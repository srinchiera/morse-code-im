==> flow/design.v <==
`timescale 1ns / 1ps
`default_nettype none
module Touch(
	input wire cclk, rstb, 
	input wire z, 
	input wire [11:0] x, y,
	output reg tap, send, space
); 
reg [31:0] buffer_start; 
reg [31:0] buffer_end; 
always @(posedge cclk) begin	
	if(~rstb) begin
	 buffer_start <= 0; 
	 buffer_end <= 0; 
	 tap <= 0;
	 send <= 0;
	 space <= 0; 
	end
	else if (z) begin 
		buffer_end <= 0;
		if (buffer_start < 10000000) begin
			buffer_start <= buffer_start + 1;
		end
		else begin
			if (y > 136) begin
				if ( x >= 0 && x < 160) begin
					space <= 1; 
					tap <= 0; 
					send <= 0; 
				end 
				else if ( x >= 160 && x <= 320) begin 
					space <= 0; 
					tap <= 1; 
					send <= 0;
				end
				else if ( x > 320 && x <= 480) begin 
					space <= 0; 
					tap <= 0; 
					send <= 1;
				end
			end
			buffer_end <= 0;
			buffer_start <= 0;
		end
	end 	
	else if (buffer_end < 10000000) begin
		buffer_start <= 0;
		buffer_end <= buffer_end + 1; 		
	end
	else begin
		buffer_end <= 0;
		buffer_start <= 0;
		space <= 0; 
		tap <= 0; 
		send <= 0; 
	end
end
endmodule
`default_nettype wire
== Reports on Touch ==
The steps from the RTL of Touch to its reports follow in flow order.
Line numbers count from 1 in the design file above.
Library cell names are shortened.
Not given: --

* Design top: Touch
* Clock port: cclk
* Library: sky130hd
* Corner: tt_025C_1v80

== After elaboration ==
Yosys after proc, flatten, opt, wreduce and memory -nomap, before mapping. Memory bits, and registers merged into a memory's read port (data or address), are not among the register bits. Print and check cells are not counted. Equal cells are merged and count once.

* Flip-flop bits (word level): 67
* Bits of input ports: 27
* Output and inout port bits: 3
* Cells after elaboration: 46

* $add $sub $neg: 2
* $lt $le $gt $ge: 9
* Equal/unequal tests: 4
* Muxes and demuxes: 18
* Bitwise gates (word level): 2
* Reduce/logical cells: 6

{| class="wikitable"
|+ Operators with widths
! operator !! count
|-
| 32-bit by 1-bit adder with 32-bit output with constant B || 2
|-
| 32-bit by 24-bit < comparator with 1-bit output with constant B || 2
|-
| 12-bit by 9-bit less-or-equal comparator with 1-bit output with constant B || 2
|-
| 1-bit 2-to-1 mux || 18
|-
| 12-bit by 1-bit >= comparator with 1-bit output with constant B || 1
|-
| 12-bit by 8-bit >= comparator with 1-bit output with constant B || 1
|-
| 12-bit by 8-bit > comparator with 1-bit output with constant B || 1
|-
| 12-bit by 8-bit < comparator with 1-bit output with constant B || 1
|-
| 12-bit by 9-bit > comparator with 1-bit output with constant B || 1
|-
| 2-bit inequality test with constant B || 2
|-
| 4-bit by 1-bit inequality test with 1-bit output with constant B || 1
|-
| 4-bit AND reduction || 1
|-
| 1-bit logical AND || 3
|-
| 3-bit AND reduction || 1
|-
| 3-bit OR reduction || 1
|-
| 1-bit inverter || 2
|-
| 2-bit by 1-bit inequality test with 1-bit output with constant B || 1
|}

== Longest topological paths ==
Longest topological path by Yosys (ltp), each cell counted once; first at word level (registers and memories cut), then after technology mapping (sequential cells cut; the memories' decode and read muxes count).

* Word-level depth: 8
* ABC_AREA: 0
* Depth in mapped cells: 8
* Gate-level depth less buffers: 7

== Netlist ==
The flow's flattened synthesis, as Yosys stat reports it; memories are mapped. The netlist is that of the ABC_AREA named above (0 if unset); the other value can give another one.

{| class="wikitable"
|+ Cells by type
! cell type !! count !! total area (sq um)
|-
| dfxtp_1 || 67 || 1.34E+03
|-
| nor2_1 || 58 || 217.709
|-
| xor2_1 || 22 || 192.685
|-
| xnor2_1 || 20 || 175.168
|-
| nand3_1 || 21 || 105.101
|-
| nand4_1 || 12 || 75.072
|-
| nand2_1 || 18 || 67.565
|-
| and3_1 || 10 || 62.56
|-
| and4_1 || 7 || 61.309
|-
| nor3_1 || 7 || 35.034
|-
| nor4_1 || 5 || 31.28
|-
| mux2i_1 || 3 || 30.029
|-
| ha_1 || 2 || 25.024
|-
| or4_1 || 3 || 22.522
|-
| buf_2 || 4 || 20.019
|-
| and2_1 || 3 || 18.768
|-
| o221ai_1 || 2 || 17.517
|-
| a41oi_2 || 1 || 16.266
|}

Not listed: further types 23, cells in them 32.

* Standard cells after synthesis: 297
* Cell area after synthesis: 2,720.1 sq um
* Area of sequential cells: 1,341.3 sq um
* Mapped flip-flops: 67
* Buffers: 8

== Worst setup path after synthesis ==
Source: OpenSTA report_checks on the synthesized netlist (no wires, ideal clock, input and output delay 20% of the period each), path of least setup slack; recovery checks are left aside. Register names are those of the netlist, which keeps one name where synthesis merged equal registers.

* Path type: in2reg
* Start: input x[1]
* End: register send
* Period: 3,170 ps
* Input delay: 634 ps
* Library setup time: 72 ps
* Launch time at the first pin: 634 ps
* Arrival time: 1,878 ps
* Required time: 3,098 ps
* Path slack: 1,221 ps
* Delay of the path: 1,316 ps
* Driving pins on the path: 5
* Buffers on the path: 0
* Period reached after synthesis: 1,949 ps

"delay of the path" is the arrival time less input delay plus setup time.
"driving pins on the path" counts driving pins, that of a launching flip-flop among them; a cell with two outputs on the path counts twice.
"period reached after synthesis" is the clock period less the worst setup slack; recovery checks do not enter. This is arithmetic on one report: input and output delays are still those of the set period (20% each).
The rows between start and end are the longest chain of elaborated cells between them; the timing report does not say that the signal goes this way. Where chains are equally long, one stands for them.
A line is the first line of the expression or statement that the cell stems from. Yosys adds cells for indexed reads and writes and turns some case tables into memories.
At most two assigning lines are given for a register; there are more.

* Path through: or4_1 -> o2111ai_1 -> nand3_1 -> nor3_2 -> mux2i_1
* Length of the longest elaborated chain: 8
* Elaborated cells between the ends (all ways): 17
* Source lines of those cells: 6
* Classes of those cells: 6 x compare; 1 x eq/ne; 6 x mux; 4 x reduce/logical

{| class="wikitable"
|+ RTL lines, path post-synthesis
! element !! line !! text
|-
| from (decl) || 6 || <nowiki>input wire [11:0] x, y,</nowiki>
|-
| 12-bit by 9-bit > comparator with 1-bit output || 36 || <nowiki>else if ( x > 320 && x <= 480) begin</nowiki>
|-
| 1-bit logical AND || 36 ||
|-
| 1-bit 2-to-1 mux || 36 ||
|-
| 1-bit 2-to-1 mux || 31 || <nowiki>else if ( x >= 160 && x <= 320) begin</nowiki>
|-
| 1-bit 2-to-1 mux || 26 || <nowiki>if ( x >= 0 && x < 160) begin</nowiki>
|-
| 1-bit 2-to-1 mux || 25 || <nowiki>if (y > 136) begin</nowiki>
|-
| 1-bit 2-to-1 mux || 21 || <nowiki>if (buffer_start < 10000000) begin</nowiki>
|-
| 1-bit 2-to-1 mux || 19 || <nowiki>else if (z) begin</nowiki>
|-
| to (assign) || 16 || <nowiki>send <= 0;</nowiki>
|-
| to (assign) || 29 || <nowiki>send <= 0;</nowiki>
|-
| to (decl) || 7 || <nowiki>output reg tap, send, space</nowiki>
|}

== Worst path after layout ==
From the final timing report of run B: the path of least setup slack in the routed layout; clock arrival at registers is part of the times.
The path's times are printed in steps of 10 ps; the period is the one set.

* Path type: reg2reg
* Start: register buffer_end[18]
* End: register send
* Period: 1,530 ps
* Library setup time: 110 ps
* Launch time at the first pin: 340 ps
* Arrival time: 2,160 ps
* Required time: 1,750 ps
* Path slack: -410 ps
* Driving pins on the path: 8
* Buffers on the path: 1

The rows between start and end are the longest chain of elaborated cells between them; the timing report does not say that the signal goes this way. Where chains are equally long, one stands for them.
At most two assigning lines are given for a register; there are more.

* Path through: dfxtp_2 -> or4_4 -> o221ai_2 -> nand4_1 -> a41oi_2 -> nor3_2 -> buf_4 -> mux2i_1
* Length of the longest elaborated chain: 3
* Elaborated cells between the ends (all ways): 5
* Source lines of those cells: 2
* Classes of those cells: 1 x compare; 1 x eq/ne; 2 x mux; 1 x reduce/logical

{| class="wikitable"
|+ RTL lines, path after layout
! element !! line !! text
|-
| from (decl) || 10 || <nowiki>reg [31:0] buffer_end;</nowiki>
|-
| from (assign) || 14 || <nowiki>buffer_end <= 0;</nowiki>
|-
| from (assign) || 48 || <nowiki>buffer_end <= buffer_end + 1;</nowiki>
|-
| 32-bit by 24-bit < comparator with 1-bit output || 46 || <nowiki>else if (buffer_end < 10000000) begin</nowiki>
|-
| 1-bit 2-to-1 mux || 46 ||
|-
| 1-bit 2-to-1 mux || 19 || <nowiki>else if (z) begin</nowiki>
|-
| to (assign) || 16 || <nowiki>send <= 0;</nowiki>
|-
| to (assign) || 29 || <nowiki>send <= 0;</nowiki>
|-
| to (decl) || 7 || <nowiki>output reg tap, send, space</nowiki>
|}

Add stored flow runs of Touch

Below are 2 stored runs of the flow (Yosys, OpenROAD; platform sky130hd) on Touch, each with its settings and what was measured, unordered. Constraints: input delay and output delay 20% of the set period each, output load 0.01 pF.
"period achieved" = clock period - worst setup slack. The figure is calculated, with input and output delays left at 20% of the set period.
"allowed time less slack (worst setup path)" = time allowed to the worst setup path (clock period - input delay - output delay, where it has them) - its slack; a late launch clock adds to it, a late capture clock takes from it.
"allowed time less slack (worst setup path)" is known to 10 ps.

=== Run A ===
{| class="wikitable"
! Setting !! Value
|-
| period_ns || 1.28
|-
| CORE_UTILIZATION || 49
|-
| SETUP_SLACK_MARGIN || 0.19
|-
| PLACE_DENSITY_LB_ADDON || 0.12
|-
| HOLD_SLACK_MARGIN || -0.1
|-
| CORE_ASPECT_RATIO || 0.79
|-
| CELL_PAD_IN_SITES_GLOBAL_PLACEMENT || 3
|-
| ABC_AREA || 1
|-
| GPL_TIMING_DRIVEN || 1
|-
| MIN_ROUTING_LAYER || met2
|-
| MAX_ROUTING_LAYER || met5
|-
| CAP_MARGIN || 20
|-
| CORE_MARGIN || 2
|-
| SLEW_MARGIN || 20
|}
Unfinished; error FLW-0024 in placement.

=== Run B ===
{| class="wikitable"
! Setting !! Value
|-
| period_ns || 1.53
|-
| CORE_UTILIZATION || 32
|-
| SETUP_SLACK_MARGIN || 0.31
|-
| PLACE_DENSITY_LB_ADDON || 0.08
|-
| HOLD_SLACK_MARGIN || -0.09
|-
| TNS_END_PERCENT || 5
|-
| CAP_MARGIN || 15
|-
| MIN_ROUTING_LAYER || met1
|-
| MAX_ROUTING_LAYER || met5
|-
| CORE_MARGIN || 2
|-
| SLEW_MARGIN || 20
|-
! Result !! Value
|-
| Mapped cell area after synthesis || 2,720.1 sq um
|-
| Die footprint || 9,253.5 sq um
|-
| Utilization of the finished layout || 0.476
|-
| Setup slack of the worst path || -405 ps
|-
| Total negative slack on setup checks || -13,691 ps
|-
| Worst-case hold slack || 461 ps
|-
| Period achieved || 1,935 ps
|-
| Allowed time less slack (worst setup path) || 1,940 ps
|-
| Kind of the worst setup path || reg2reg
|}
