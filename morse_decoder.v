==> flow/design.v <==
`timescale 1ns / 1ps
`default_nettype none
module morse_decoder(
	input wire cclk, rstb, 
	input wire tap, space, send,
	input wire done_reading,
	output reg [7:0] red, green, blue,
	output reg [1:0] morseCode,
	output reg [7:0] send_byte,
	output reg send_ena
);
	reg [10:0] state;
	reg [40:0] touch_cycles;
	reg dot, dash;
	reg prev_space, space_reg;
	always @(posedge cclk) begin
		if(~rstb) begin
			morseCode <= 2'd2;
			state <= 0; 
			touch_cycles <= 0;
			dot <= 0;
			dash <= 0;
			send_ena <= 0;
			send_byte <= 0;
			space_reg <= 0;
			prev_space <= 0;
		end
		else begin
			if (prev_space != space) begin
				prev_space <= space;
				space_reg <= space;
			end		
			else if (state == 0) begin
				 if (dot) begin
					  state <= 1;
				 end
				 else if (dash) begin
					  state <= 2;
				 end
				 else if (space_reg) begin
					  state <= 63 ;
				 end
				 dash<= 0;
				 dot <= 0;
			end
			else if (state == 1) begin
				 if (dot) begin
					  state <= 3;
				 end
				 else if (dash) begin
					  state <= 4;
				 end
				 else if (space_reg) begin
					  state <= 63;
				 end
				 else if (send) begin
					  send_byte <= 5;
					  state <= 64;
				 end
				 dash<= 0;
				 dot <= 0;
			end
			else if (state == 2) begin
				 if (dot) begin
					  state <= 5;
				 end
				 else if (dash) begin
					  state <= 6;
				 end
				 else if (space_reg) begin
					  state <= 63 ;
				 end
				 else if (send) begin
					  send_byte <= 20;
					  state <= 64 ;
				 end
				 dash<= 0;
				 dot <= 0;
			end
			else if (state == 3) begin
				 if (dot) begin
					  state <= 7;
				 end
				 else if (dash) begin
					  state <= 8;
				 end
				 else if (space_reg) begin
					  state <= 63 ;
				 end
				 else if (send) begin
					  send_byte <= 9;
					  state <= 64 ;
				 end
				 dash<= 0;
				 dot <= 0;
			end
			else if (state == 4) begin
				 if (dot) begin
					  state <= 9;
				 end
				 else if (dash) begin
					  state <= 10;
				 end
				 else if (space_reg) begin
					  state <= 63 ;
				 end
				 else if (send) begin
					  send_byte <= 1;
					  state <= 64 ;
				 end
				 dash<= 0;
				 dot <= 0;
			end
			else if (state == 5) begin
				 if (dot) begin
					  state <= 11;
				 end
				 else if (dash) begin
					  state <= 12;
				 end
				 else if (space_reg) begin
					  state <= 63 ;
				 end
				 else if (send) begin
				     send_byte <= 14;
					  state <= 64 ;
				 end
				 dash<= 0;
				 dot <= 0;
			end
			else if (state == 6) begin
				 if (dot) begin
					  state <= 13;
				 end
				 else if (dash) begin
					  state <= 14;
				 end
				 else if (space_reg) begin
					  state <= 63 ;
				 end
				 else if (send) begin
					  send_byte <= 13;
					  state <= 64 ;
				 end
				 dash<= 0;
				 dot <= 0;
			end
			else if (state == 7) begin
				 if (dot) begin
					  state <= 15;
				 end
				 else if (dash) begin
					  state <= 16;
				 end
				 else if (space_reg) begin
					  state <= 63 ;
				 end
				 else if (send) begin
				     send_byte <= 19;
					  state <= 64 ;
				 end
				 dash<= 0;
				 dot <= 0;
			end
			else if (state == 8) begin
				 if (dot) begin
					  state <= 17;
				 end
				 else if (dash) begin
					  state <= 18;
				 end
				 else if (space_reg) begin
					  state <= 63 ;
				 end
				 else if (send) begin
				     send_byte <= 21;
					  state <= 64 ;
				 end
				 dash<= 0;
				 dot <= 0;
			end
			else if (state == 9) begin
				 if (dot) begin
					  state <= 19;
				 end
				 else if (dash) begin
					  state <= 20;
				 end
				 else if (space_reg) begin
					  state <= 63 ;
				 end
				 else if (send) begin
					  send_byte <= 18;
					  state <= 64 ;
				 end
				 dash<= 0;
				 dot <= 0;
			end
			else if (state == 10) begin
				 if (dot) begin
					  state <= 21;
				 end
				 else if (dash) begin
					  state <= 22;
				 end
				 else if (space_reg) begin
					  state <= 63 ;
				 end
				 else if (send) begin
				     send_byte <= 23;
					  state <= 64 ;
				 end
				 dash<= 0;
				 dot <= 0;
			end
			else if (state == 11) begin
				 if (dot) begin
					  state <= 23;
				 end
				 else if (dash) begin
					  state <= 24;
				 end
				 else if (space_reg) begin
					  state <= 63 ;
				 end
				 else if (send) begin
					  send_byte <= 4;
					  state <= 64 ;
				 end
				 dash<= 0;
				 dot <= 0;
			end
			else if (state == 12) begin
				 if (dot) begin
					  state <= 25;
				 end
				 else if (dash) begin
					  state <= 26;
				 end
				 else if (space_reg) begin
					  state <= 63 ;
				 end
				 else if (send) begin
				     send_byte <= 11;
					  state <= 64 ;
				 end
				 dash<= 0;
				 dot <= 0;
			end
			else if (state == 13) begin
				 if (dot) begin
					  state <= 27;
				 end
				 else if (dash) begin
					  state <= 28;
				 end
				 else if (space_reg) begin
					  state <= 63 ;
				 end
				 else if (send) begin
				     send_byte <= 7;
					  state <= 64 ;
				 end
				 dash<= 0;
				 dot <= 0;
			end
			else if (state == 14) begin
				 if (dot) begin
					  state <= 29;
				 end
				 else if (dash) begin
					  state <= 30;
				 end
				 else if (space_reg) begin
					  state <= 63 ;
				 end
				 else if (send) begin
				     send_byte <= 15;
					  state <= 64 ;
				 end
				 dash<= 0;
				 dot <= 0;
			end
			else if (state == 15) begin
				 if (dot) begin
					  state <= 31;
				 end
				 else if (dash) begin
					  state <= 32;
				 end
				 else if (space_reg) begin
					  state <= 63 ;
				 end
				 else if (send) begin
				     send_byte <= 8;
					  state <= 64 ;
				 end
				 dash<= 0;
				 dot <= 0;
			end
			else if (state == 16) begin
				 if (dot) begin
					  state <= 33;
				 end
				 else if (dash) begin
					  state <= 34;
				 end
				 else if (space_reg) begin
					  state <= 63 ;
				 end
				 else if (send) begin
				     send_byte <= 22;
					  state <= 64 ;
				 end
				 dash<= 0;
				 dot <= 0;
			end
			else if (state == 17) begin
				 if (dot) begin
					  state <= 35;
				 end
				 else if (dash) begin
					  state <= 36;
				 end
				 else if (space_reg) begin
					  state <= 63 ;
				 end
				 else if (send) begin
				     send_byte <= 6;
					  state <= 64 ;
				 end
				 dash<= 0;
				 dot <= 0;
			end
			else if (state == 18) begin
				 if (dot) begin
					  state <= 37;
				 end
				 else if (dash) begin
					  state <= 38;
				 end
				 else if (space_reg) begin
					  state <= 63 ;
				 end
				 dash<= 0;
				 dot <= 0;
			end
			else if (state == 19) begin
				 if (dot) begin
					  state <= 39;
				 end
				 else if (dash) begin
					  state <= 40;
				 end
				 else if (space_reg) begin
					  state <= 63 ;
				 end
				 else if (send) begin
				     send_byte <= 12;
					  state <= 64 ;
				 end
				 dash<= 0;
				 dot <= 0;
			end
			else if (state == 20) begin
				 if (dot) begin
					  state <= 41;
				 end
				 else if (dash) begin
					  state <= 42;
				 end
				 else if (space_reg) begin
					  state <= 63 ;
				 end
				 dash<= 0;
				 dot <= 0;
			end
			else if (state == 21) begin
				 if (dot) begin
					  state <= 43;
				 end
				 else if (dash) begin
					  state <= 44;
				 end
				 else if (space_reg) begin
					  state <= 63 ;
				 end
				 else if (send) begin
				     send_byte <= 16;
					  state <= 64 ;
				 end
				 dash<= 0;
				 dot <= 0;
			end
			else if (state == 22) begin
				 if (dot) begin
					  state <= 45;
				 end
				 else if (dash) begin
					  state <= 46;
				 end
				 else if (space_reg) begin
					  state <= 63 ;
				 end
				 else if (send) begin
				     send_byte <= 10;
					  state <= 64 ;
				 end
				 dash<= 0;
				 dot <= 0;
			end
			else if (state == 23) begin
				 if (dot) begin
					  state <= 47;
				 end
				 else if (dash) begin
					  state <= 48;
				 end
				 else if (space_reg) begin
					  state <= 63 ;
				 end
				 else if (send) begin
				     send_byte <= 2;
					  state <= 64 ;
				 end
				 dash<= 0;
				 dot <= 0;
			end
			else if (state == 24) begin
				 if (dot) begin
					  state <= 49;
				 end
				 else if (dash) begin
					  state <= 50;
				 end
				 else if (space_reg) begin
					  state <= 63 ;
				 end
				 else if (send) begin
				     send_byte <= 24;
					  state <= 64 ;
				 end
				 dash<= 0;
				 dot <= 0;
			end
			else if (state == 25) begin
				 if (dot) begin
					  state <= 51;
				 end
				 else if (dash) begin
					  state <= 52;
				 end
				 else if (space_reg) begin
					  state <= 63 ;
				 end
				 else if (send) begin
				     send_byte <= 3;
					  state <= 64 ;
				 end
				 dash<= 0;
				 dot <= 0;
			end
			else if (state == 26) begin
				 if (dot) begin
					  state <= 53;
				 end
				 else if (dash) begin
					  state <= 54;
				 end
				 else if (space_reg) begin
					  state <= 63 ;
				 end
				 else if (send) begin
				     send_byte <= 25;
					  state <= 64 ;
				 end
				 dash<= 0;
				 dot <= 0;
			end
			else if (state == 27) begin
				 if (dot) begin
					  state <= 55;
				 end
				 else if (dash) begin
					  state <= 56;
				 end
				 else if (space_reg) begin
					  state <= 63 ;
				 end
				 else if (send) begin
				     send_byte <= 26;
					  state <= 64 ;
				 end
				 dash<= 0;
				 dot <= 0;
			end
			else if (state == 28) begin
				 if (dot) begin
					  state <= 57;
				 end
				 else if (dash) begin
					  state <= 58;
				 end
				 else if (space_reg) begin
					  state <= 63 ;
				 end
				 else if (send) begin
				     send_byte <= 17;
					  state <= 64 ;
				 end
				 dash<= 0;
				 dot <= 0;
			end
			else if (state == 29) begin
				 if (dot) begin
					  state <= 59;
				 end
				 else if (dash) begin
					  state <= 60;
				 end
				 else if (space_reg) begin
					  state <= 63 ;
				 end
				 dash<= 0;
				 dot <= 0;
			end
			else if (state == 30) begin
				 if (dot) begin
					  state <= 61;
				 end
				 else if (dash) begin
					  state <= 62;
				 end
				 else if (space_reg) begin
					  state <= 63 ;
				 end
				 dash<= 0;
				 dot <= 0;
			end
			else if (state == 31) begin
				 if (space_reg) begin
					  state <= 63 ;
				 end
				 else if (send) begin
				     send_byte <= 32;
					  state <= 64 ;
				 end
				 dash<= 0;
				 dot <= 0;
			end
			else if (state == 32) begin
				 if (space_reg) begin
					  state <= 63 ;
				 end
				 if (send) begin
				     send_byte <= 31;
					  state <= 64 ;
				 end
				 dash<= 0;
				 dot <= 0;
			end
			else if (state == 34) begin
				 if (space_reg) begin
					  state <= 63 ;
				 end
				 if (send) begin
				     send_byte <= 30;
					  state <= 64 ;
				 end
				 dash<= 0;
				 dot <= 0;
			end
			else if (state == 38) begin
				 if (space_reg) begin
					  state <= 63 ;
				 end
				 else if (send) begin
				     send_byte <= 29;
					  state <= 64 ;
				 end
				 dash<= 0;
				 dot <= 0;
			end
			else if (state == 41) begin
				 if (space_reg) begin
					  state <= 63 ;
				 end
				 else if (send) begin
				     send_byte <= 37;
					  state <= 64 ;
				 end
				 dash<= 0;
				 dot <= 0;
			end
			else if (state == 46) begin
				 if (space_reg) begin
					  state <= 63 ;
				 end
				 else if (send) begin
				     send_byte <= 28;
					  state <= 64 ;
				 end
				 dash<= 0;
				 dot <= 0;
			end
			else if (state == 47) begin
				 if (space_reg) begin
					  state <= 63 ;
				 end
				 else if (send) begin
				     send_byte <= 33;
					  state <= 64 ;
				 end
				 dash<= 0;
				 dot <= 0;
			end
			else if (state == 48) begin
				 if (space_reg) begin
					  state <= 63 ;
				 end
				 else if (send) begin
				     send_byte <= 38;
					  state <= 64 ;
				 end
				 dash<= 0;
				 dot <= 0;
			end
			else if (state == 49) begin
				 if (space_reg) begin
					  state <= 63 ;
				 end
				 else if (send) begin
				     send_byte <= 39;
					  state <= 64 ;
				 end
				 dash<= 0;
				 dot <= 0;
			end
			else if (state == 55) begin
				 if (space_reg) begin
					  state <= 63 ;
				 end
				 else if (send) begin
				     send_byte <= 34;
					  state <= 64 ;
				 end
				 dash<= 0;
				 dot <= 0;
			end
			else if (state == 59) begin
				 if (space_reg) begin
					  state <= 63 ;
				 end
				 else if (send) begin
				     send_byte <= 35;
					  state <= 64 ;
				 end
				 dash<= 0;
				 dot <= 0;
			end
			else if (state == 61) begin
				 if (space_reg) begin
					  state <= 63 ;
				 end
				 else if (send) begin
				     send_byte <= 36;
					  state <= 64 ;
				 end
				 dash<= 0;
				 dot <= 0;
			end
			else if (state == 62) begin
				 if (space_reg) begin
					  state <= 63 ;
				 end
				 else if (send) begin
				     send_byte <= 37;
					  state <= 64 ;
				 end
				 dash<= 0;
				 dot <= 0;
				 state <= 0;
			end
			else if (state == 63) begin
			    send_byte <= 27;	 
				 state <= 64;
				 space_reg <= 0;
			end
			else if (state == 64) begin
				send_ena <= 1;
				state <= 65;
			end
			else if (state == 65) begin
				if (done_reading) begin
					dash<= 0;
					dot <= 0;
					state <= 0;
					send_ena <= 0;
					space_reg <= 0;
				end		
			end
			if (tap) begin
				touch_cycles <= touch_cycles +1;
			end
			else if (touch_cycles > 100000) begin
				if (touch_cycles > 85000000) begin
					dash <= 1;
				end
				else begin
					dot <= 1;
				end
				touch_cycles <= 0;
			end
			else begin
				touch_cycles <= 0;
			end
			if (state == 4) begin
				red <= 'hff;
				green <= 'h0;
				blue <= 'h0;
			end
			else if (state == 23) begin
				red <= 'hff;
				green <= 'h80;
				blue <= 'h0;
			end
			else if (state == 25) begin
				red <= 'hff;
				green <= 'hff;
				blue <= 'h0;
			end
			else if (state == 11) begin
				red <= 'h80;
				green <= 'hff;
				blue <= 'h0;
			end
			else if (state == 1) begin
				red <= 'h00;
				green <= 'hff;
				blue <= 'h0;
			end
			else if (state == 17) begin
				red <= 'h00;
				green <= 'hff;
				blue <= 'h80;
			end
			else if (state == 13) begin
				red <= 'h0;
				green <= 'hff;
				blue <= 'hff;
			end
			else if (state == 15) begin
				red <= 'h00;
				green <= 'h80;
				blue <= 'hff;
			end
			else if (state == 3) begin
				red <= 'h00;
				green <= 'h00;
				blue <= 'hff;
			end	
			else if (state == 22) begin
				red <= 'h80;
				green <= 'h00;
				blue <= 'hff;
			end
			else if (state == 12) begin
				red <= 'hff;
				green <= 'h00;
				blue <= 'hff;
			end
			else if (state == 19) begin
				red <= 'hff;
				green <= 'h00;
				blue <= 'h80;
			end		
			else if (state == 6) begin
				red <= 'hFF;
				green <= 'h45;
				blue <= 'h0;
			end
			else if (state == 5) begin
				red <= 'hE3;
				green <= 'hCF;
				blue <= 'h57;
			end
			else if (state == 14) begin
				red <= 'hFF;
				green <= 'hF8;
				blue <= 'hDC;
			end
			else if (state == 21) begin
				red <= 'h9C;
				green <= 'h66;
				blue <= 'h1F;
			end
			else if (state == 28) begin
				red <= 'hFF;
				green <= 'hD3;
				blue <= 'h9B;
			end	
			else if (state == 9) begin
				red <= 'hEE;
				green <= 'hB4;
				blue <= 'hB4;
			end
			else if (state == 2) begin
				red <= 'hDC;
				green <= 'hDC;
				blue <= 'hDC;
			end
			else if (state == 8) begin
				red <= 'hFF;
				green <= 'hBB;
				blue <= 'hFF;
			end				
			else if (state == 16) begin
				red <= 'hDC;
				green <= 'h14;
				blue <= 'h3C;
			end
			else if (state == 10) begin
				red <= 'hFF;
				green <= 'hF0;
				blue <= 'hF5;
			end
			else if (state == 24) begin
				red <= 'hFF;
				green <= 'h3E;
				blue <= 'h96;
			end		
			else if (state == 26) begin
				red <= 'h1E;
				green <= 'h90;
				blue <= 'hFF;
			end
			else if (state == 27) begin
				red <= 'h3D;
				green <= 'h91;
				blue <= 'h40;
			end
			else if (state == 46) begin
				red <= 'hBD;
				green <= 'hFC;
				blue <= 'hC9;
			end
			else if (state == 38) begin
				red <= 'hCA;
				green <= 'hFF;
				blue <= 'h70;
			end
			else if (state == 34) begin
				red <= 'hFF;
				green <= 'hFF;
				blue <= 'hF0;
			end	
			else if (state == 32) begin
				red <= 'h80;
				green <= 'h80;
				blue <= 'h69;
			end
			else if (state == 31) begin
				red <= 'hFF;
				green <= 'hD7;
				blue <= 'h00;
			end
			else if (state == 47) begin
				red <= 'hFF;
				green <= 'hEF;
				blue <= 'hD5;
			end	
			else if (state == 55) begin
				red <= 'h71;
				green <= 'h71;
				blue <= 'hC6;
			end
			else if (state == 59) begin
				red <= 'hA8;
				green <= 'hFF;
				blue <= 'hFF;
			end
			else if (state == 61) begin
				red <= 'hD4;
				green <= 'hFF;
				blue <= 'hA8;
			end	
			else if (state == 62) begin
				red <= 'hFF;
				green <= 'hA8;
				blue <= 'hD4;
			end
			else begin
				red <= 0;
				green <= 0;
				blue <= 0;
			end
		end
	end
endmodule
`default_nettype wire
* Step by step through the tools: morse_decoder
What the tools print for morse_decoder, step after step.
Lines are those of the file above, counted from 1.
Library cell names are shortened.
A cell with n/a has no value.
- Top module :: morse_decoder
- Clock port :: cclk
- Standard-cell library :: sky130hd
- Corner :: tt_025C_1v80

* Word-level counts
Source: Yosys, flattened and elaborated, memories not mapped. Widths are those after wreduce. Registers that Yosys merges into a memory's read port (data or address) are not register bits. Print and check cells do not count. Equal cells are merged and count once.
- Bits in registers :: 89
- Bits in latches :: 0
- Memory bits (writable) :: 0
- Bits in read-only memories :: 0
- Clocked read ports x word width :: 0
- Memories :: 0
- Output and inout port bits :: 35
- Elaborated cells :: 835
- $add $sub $neg :: 1
- Multiply operators :: 0
- Divide/modulo/power cells :: 0
- $lt $le $gt $ge :: 2
- Equality and inequality tests :: 220
- Shift-type cells :: 0
- Muxes and demuxes :: 534
- Bitwise logic cells :: 46
- Reductions and logical operators :: 18
** Operators by type and width (number)
- 8-bit 2-to-1 mux :: 265
- 11-bit 2-to-1 mux :: 114
- 2-bit inequality test with constant B :: 112
- 11-bit by 5-bit == test with 1-bit output with constant B :: 16
- 1-bit 2-to-1 mux :: 154
- 11-bit by 6-bit == test with 1-bit output with constant B :: 13
- 4-bit inequality test with constant B :: 33
- 131-bit AND reduction :: 1
- 47-bit nonzero test :: 2
- 11-bit by 4-bit == test with 1-bit output with constant B :: 8
- 27-bit by 2-bit inequality test with 1-bit output with constant B :: 2
- 48-bit AND reduction :: 1
- 47-bit AND reduction :: 1
- 1-bit NOT :: 46
- 9-bit inequality test with constant B :: 5
- 11-bit by 3-bit == test with 1-bit output with constant B :: 4
- 41-bit by 1-bit adder with 41-bit output with constant B :: 1
- 41-bit by 17-bit greater-than comparator with 1-bit output with constant B :: 1
- 41-bit by 27-bit greater-than comparator with 1-bit output with constant B :: 1
- 40-bit nonzero test :: 1
- 10-bit inequality test with constant B :: 3
- 9-bit by 7-bit inequality test with 1-bit output with constant B :: 3
- 11-bit by 2-bit == test with 1-bit output with constant B :: 2
- 11-bit by 7-bit == test with 1-bit output with constant B :: 2
- 19-bit by 2-bit inequality test with 1-bit output with constant B :: 1
- 18-bit by 2-bit inequality test with 1-bit output with constant B :: 1
- 3-bit inequality test with constant B :: 5
- 14-bit inequality test with constant B :: 1
Not listed: further kinds 20, cells in them 22.

* Depth
Yosys ltp: most cells in a row. Word level: on the elaborated netlist, between registers, memories and ports. Mapped: between sequential cells and ports; inverters and the memories' decode and read muxes count.
- Depth after elaboration :: 52
- ABC_AREA :: 0
- Gate-level depth with buffers :: 11
- Gate-level depth less buffers :: 9

* Mapped cells and area
Source: synth_stat.txt of the flow (Yosys; design flattened, memories mapped). It holds for the ABC_AREA given above (unset counts as 0); a run with the other value may have another netlist.
Totals and module areas in this step are rounded.
- Standard cells after synthesis :: 907
- Chip area (Yosys) :: 6700 um2
- Flip-flops :: 85
** Cell types (number)
- dfxtp_1 :: 61
- edfxtp_1 :: 24
- nor2_1 :: 112
- nand2_1 :: 93
- nand3_1 :: 69
- xor2_1 :: 31
- a21oi_1 :: 48
- o21ai_0 :: 46
- nand4_1 :: 33
- clkbuf_1 :: 43
- nor3_1 :: 28
- nor4_1 :: 20
- and3_1 :: 15
- or3_1 :: 15
- o22ai_1 :: 14
- nand2b_1 :: 13
- buf_2 :: 16
- nand4b_1 :: 7
Other cell types: 65; their cells: 219.

* Timing after synthesis
OpenSTA on the mapped netlist: ideal clock, no wires. The path of least setup slack (recovery checks aside). Input and output delay are each 20% of the period. Register names are those of the netlist, which keeps one name where synthesis merged equal registers.
- Path kind :: input -> register
- Start point :: input port space
- End point :: register state
- Clock period :: 4.47 ns
- Time at the first pin :: 0.894 ns
- Data arrival time :: 3.244 ns
- Required time :: 4.336 ns
- Setup slack :: 1.092 ns
- Delay of the path :: 2.484 ns
- Stages on the path :: 8
- Period reached after synthesis :: 3.378 ns
"delay of the path" is the arrival time less input delay plus setup time.
"stages on the path" counts driving pins, that of a launching flip-flop among them; a cell with two outputs on the path counts twice.
"period reached after synthesis" = period - worst setup slack (recovery checks aside). The figure is calculated, with input and output delays left at 20% of the set period.
An end named without its bit number is one bit of that signal or, where synthesis recoded a state register, one of its new flip-flops.
A register here has more assigning lines than the two given.
- Cells stage by stage :: ha_1 -> clkbuf_1 -> a32o_1 -> a22oi_1 -> a31oi_1 -> or3_1 -> or4_1 -> or4_1
** RTL lines, path after synthesis
- start, declared :: line 5 : input wire tap, space, send,
- end, assigned :: line 19 : state <= 0;
- end, assigned :: line 35 : state <= 1;
- end, declared :: line 12 : reg [10:0] state;
Chain of elaborated cells between the ends: none given.

Lab notebook: morse_decoder

morse_decoder: 2 stored runs of the Yosys and OpenROAD flow on sky130hd. The settings differ; the order carries no meaning. The constraints put input and output delay at 20% of the set period each and load the outputs with 0.01 pF.

** Record 1
- Settings :: period_ns=2.35; CORE_UTILIZATION=59; PLACE_DENSITY_LB_ADDON=0.24; CORE_ASPECT_RATIO=0.67; CELL_PAD_IN_SITES_DETAIL_PLACEMENT=1; GPL_ROUTABILITY_DRIVEN=1; CTS_CLUSTER_DIAMETER=314; CAP_MARGIN=20; CORE_MARGIN=2; SLEW_MARGIN=20
- Outcome :: incomplete, placement halted on DPL-0033

** Record 2
- Settings :: period_ns=3.92; CORE_UTILIZATION=43; PLACE_DENSITY=0.87; CORE_ASPECT_RATIO=0.63; CELL_PAD_IN_SITES_GLOBAL_PLACEMENT=3; CELL_PAD_IN_SITES_DETAIL_PLACEMENT=0; CTS_CLUSTER_DIAMETER=21; CAP_MARGIN=20; CORE_MARGIN=2; SLEW_MARGIN=20
- Outcome :: incomplete, placement halted on GPL-0301
