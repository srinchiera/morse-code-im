==> flow/design.v <==
`timescale 1ns / 1ps
`default_nettype none
module CharSender(cclk,rstb,send_ena,done_reading,char,outputCharBit);
	input  wire cclk;
	input  wire rstb;
	input  wire send_ena;
	output reg done_reading;
	input  wire [7:0] char;
	output reg outputCharBit;
	reg [31:0] counter;
	reg [7:0] currChar;
	reg first;
	reg [31:0] clkCounter;
	always @(posedge cclk) begin
		if (~rstb) begin
			outputCharBit <= 1'b1;
			counter <= 32'd0;
			currChar <= 8'd5;
			done_reading <= 1'b0;
			first <= 1'b1;
			clkCounter <= 0;
		end
		else begin
			if (clkCounter == 1) begin
				if (send_ena && counter == 32'd10) begin
					currChar <= char;
					counter <= 32'd0;
				end
				else if (counter < 32'd10) begin     
					if (counter == 32'd0) begin       
						outputCharBit <= 1'b0;
						done_reading <= 1'b1;
					end
					else if (counter == 32'd9) begin  
						outputCharBit <= 1'b1;
						done_reading <= 1'b0;
					end
					else begin                        
						outputCharBit <= currChar[counter-1];
					end
					counter <= (counter + 32'd1);
				end
			end
			if (clkCounter == 10417 - 1) begin
				clkCounter <= 0;
			end
			else begin
				clkCounter <= clkCounter + 32'd1;
			end
		end  
	end  
endmodule
`default_nettype wire
* Reports on CharSender
The steps from the RTL of CharSender to its reports follow in flow order. Line numbers count from 1 in the design file above. Not given: --
Set-up: top CharSender, clock port cclk, standard-cell library sky130hd, timing corner tt_025C_1v80

* Word level
Source: Yosys, flattened and elaborated, memories not mapped. Widths are those after wreduce. Registers that Yosys merges into a memory's read port (data or address) are not register bits. Print and check cells do not count. Equal cells are merged and count once.
Bit counts: bits in registers 74, cells after elaboration 31
Cells by class: add/sub/neg operators 3, $lt $le $gt $ge 1, equal/unequal tests 4, shift-type cells 1, mux-type cells 6, bitwise logic cells 2, reduce/logical cells 9
Operator list (count):
- 32-bit by 1-bit adder with 32-bit output with constant B | 2
- 32-bit by 4-bit equality test with 1-bit output with constant B | 2
- 32-bit 2-to-1 mux | 2
- 32-bit by 1-bit subtractor with 32-bit output with constant B | 1
- 32-bit by 1-bit equality test with 1-bit output with constant B | 1
- 32-bit by 14-bit equality test with 1-bit output with constant B | 1
- 32-bit by 4-bit less-than comparator with 1-bit output with constant B | 1
- 32-bit logical NOT | 1
- 8-bit by 32-bit indexed select with 1-bit output | 1
- 2-bit AND reduction | 2
- 2-bit nonzero test | 2
- 4-bit AND reduction | 1
- 1-bit 2-to-1 mux | 4
- 3-bit AND reduction | 1
- 1-bit inverter | 2
- 2-bit OR reduction | 1
- 1-bit logical AND | 1

* Logic depth
Longest topological path by Yosys (ltp), each cell counted once; first at word level (registers and memories cut), then after technology mapping (sequential cells cut; the memories' decode and read muxes count).
Logic depth: word-level depth 4, ABC_AREA 0, gate-level depth with buffers 8, depth with buffers taken out 7

* Mapped cells and area
Source: synth_stat.txt of the flow (Yosys; design flattened, memories mapped). It holds for the ABC_AREA given above (unset counts as 0); a run with the other value may have another netlist. The area totals of this step are shown rounded.
Cell types:
- sky130_fd_sc_hd__dfxtp_1 | count 74, area in all 1.48E+03 um^2
- sky130_fd_sc_hd__xnor2_1 | count 21, area in all 183.926 um^2
- sky130_fd_sc_hd__nor2_1 | count 45, area in all 168.912 um^2
- sky130_fd_sc_hd__nand4_1 | count 21, area in all 131.376 um^2
- sky130_fd_sc_hd__nor4_1 | count 21, area in all 131.376 um^2
- sky130_fd_sc_hd__and3_1 | count 19, area in all 118.864 um^2
- sky130_fd_sc_hd__and2_1 | count 15, area in all 93.84 um^2
- sky130_fd_sc_hd__ha_1 | count 7, area in all 87.584 um^2
- sky130_fd_sc_hd__xor2_1 | count 9, area in all 78.826 um^2
- sky130_fd_sc_hd__nand3_1 | count 13, area in all 65.062 um^2
- sky130_fd_sc_hd__nand2_1 | count 17, area in all 63.811 um^2
- sky130_fd_sc_hd__and4_1 | count 7, area in all 61.309 um^2
- sky130_fd_sc_hd__a21oi_1 | count 11, area in all 55.053 um^2
- sky130_fd_sc_hd__o21ai_0 | count 9, area in all 45.043 um^2
- sky130_fd_sc_hd__mux2i_1 | count 4, area in all 40.038 um^2
- sky130_fd_sc_hd__clkbuf_1 | count 8, area in all 30.029 um^2
- sky130_fd_sc_hd__inv_1 | count 8, area in all 30.029 um^2
- sky130_fd_sc_hd__o31ai_1 | count 4, area in all 30.029 um^2
Other cell types: 28; their cells: 45.
Mapped netlist: cell count 358, synthesis area 3240 um^2, sequential part of the area 1480 um^2, mapped flip-flops 74, buffer cells 15

* Worst setup path after synthesis
Source: OpenSTA report_checks on the synthesized netlist (no wires, ideal clock, input and output delay 20% of the period each), path of least setup slack; recovery checks are left aside. Register names are those of the netlist, which keeps one name where synthesis merged equal registers.
Timing path post-synthesis: path kind register to register, start reg clkCounter[0], end reg done_reading, period 3150 ps, setup time 117 ps, data arrival time 1908 ps, required time 3033 ps, slack 1124 ps, delay of the path 2025 ps, stages 7, synthesis period reached 2026 ps
"delay of the path" = arrival - input delay + setup time. "stages": output pins that drive a net of the path, with the launching flip-flop's if there is one; two outputs of one cell count as two. "synthesis period reached" = period - worst setup slack (recovery checks aside). The figure is calculated, with input and output delays left at 20% of the set period. Between the ends stands the longest chain of elaborated cells between them, by number of cells; it is not shown to be the way that was timed. Of several equally long chains one is given. Each line given opens the expression or statement behind the cell; cells for indexed reads and writes are added by Yosys, which also makes memories of some case tables. A register here has more assigning lines than the two given.
On the way, post-synthesis: cell sequence sky130_fd_sc_hd__dfxtp_1 > sky130_fd_sc_hd__ha_1 > sky130_fd_sc_hd__nor4b_1 > sky130_fd_sc_hd__and4_1 > sky130_fd_sc_hd__nand2_1 > sky130_fd_sc_hd__or4b_1 > sky130_fd_sc_hd__a32o_1, length of the longest elaborated chain 2, elaborated cells between the ends (all ways) 2, RTL lines with such cells 1, classes of those cells eq/ne: 1; reduce/logical: 1
RTL lines, path post-synthesis:
- from (decl) | line 13 | reg [31:0] clkCounter;
- from (assign) | line 21 | clkCounter <= 0;
- from (assign) | line 48 | clkCounter <= clkCounter + 32'd1;
- 32-bit by 1-bit equality test with 1-bit output | line 24 | if (clkCounter == 1) begin
- 4-bit AND reduction
- to (assign) | line 19 | done_reading <= 1'b0;
- to (assign) | line 32 | done_reading <= 1'b1;
- to (decl) | line 7 | output reg done_reading;

* Timing after layout
From the final timing report of run 1: the path of least setup slack in the routed layout; clock arrival at registers is part of the times. The path's times are printed in steps of 10 ps; the period is the one set.
Timing path after layout: path kind register to register, start reg counter[0], end reg done_reading, period 1260 ps, setup time 100 ps, data arrival time 2320 ps, required time 1520 ps, slack -800 ps, stages 8
Between the ends stands the longest chain of elaborated cells between them, by number of cells; it is not shown to be the way that was timed. Of several equally long chains one is given. A register here has more assigning lines than the two given.
On the way, after layout: cell sequence sky130_fd_sc_hd__dfxtp_2 > sky130_fd_sc_hd__inv_1 > sky130_fd_sc_hd__ha_1 > sky130_fd_sc_hd__nand4b_1 > sky130_fd_sc_hd__nand2_2 > sky130_fd_sc_hd__nor2_1 > sky130_fd_sc_hd__or4b_1 > sky130_fd_sc_hd__a32o_1, length of the longest elaborated chain 4, elaborated cells between the ends (all ways) 10, RTL lines with such cells 4, classes of those cells compare: 1; eq/ne: 2; mux: 2; logic: 1; reduce/logical: 4
RTL lines, path after layout:
- from (decl) | line 10 | reg [31:0] counter;
- from (assign) | line 17 | counter <= 32'd0;
- from (assign) | line 41 | counter <= (counter + 32'd1);
- 32-bit by 4-bit equality test with 1-bit output | line 25 | if (send_ena && counter == 32'd10) begin
- 1-bit logical AND | line 25
- 1-bit inverter
- 4-bit AND reduction
- to (assign) | line 19 | done_reading <= 1'b0;
- to (assign) | line 32 | done_reading <= 1'b1;
- to (decl) | line 7 | output reg done_reading;

Wiki page: CharSender / flow data

Measured data: module CharSender, platform sky130hd, 2 stored runs of the flow under differing settings, order arbitrary. Input and output delays are each 20% of the period that was set; the output load is 0.01 pF.
By "achieved period" is meant the clock period of the run minus its worst setup slack. This is arithmetic on one report: input and output delays are still those of the set period (20% each).
"total power of the final layout" is the tool's figure for a default switching activity; nothing was simulated.
The results are shown rounded.

* Run 1 | settings: period_ns 1.26; CORE_UTILIZATION 38; PLACE_DENSITY_LB_ADDON 0.29; CELL_PAD_IN_SITES_DETAIL_PLACEMENT 0; GPL_TIMING_DRIVEN 0; CTS_CLUSTER_DIAMETER 312; CAP_MARGIN 10; SLEW_MARGIN 25; MIN_ROUTING_LAYER met2; CORE_MARGIN 2 | results: cell area after synthesis 3240 um^2; area of the die 9290 um^2; standard-cell area after layout 4710 um^2; worst setup slack after layout -799 ps; total power of the final layout 5.09 mW; achieved period 2059 ps
* Run 2 | settings: period_ns 2.21; CORE_UTILIZATION 42; CAP_MARGIN 20; CORE_MARGIN 2; SLEW_MARGIN 20 | results: cell area after synthesis 3240 um^2; area of the die 8440 um^2; standard-cell area after layout 3900 um^2; worst setup slack after layout 131 ps; total power of the final layout 2.92 mW; achieved period 2079 ps
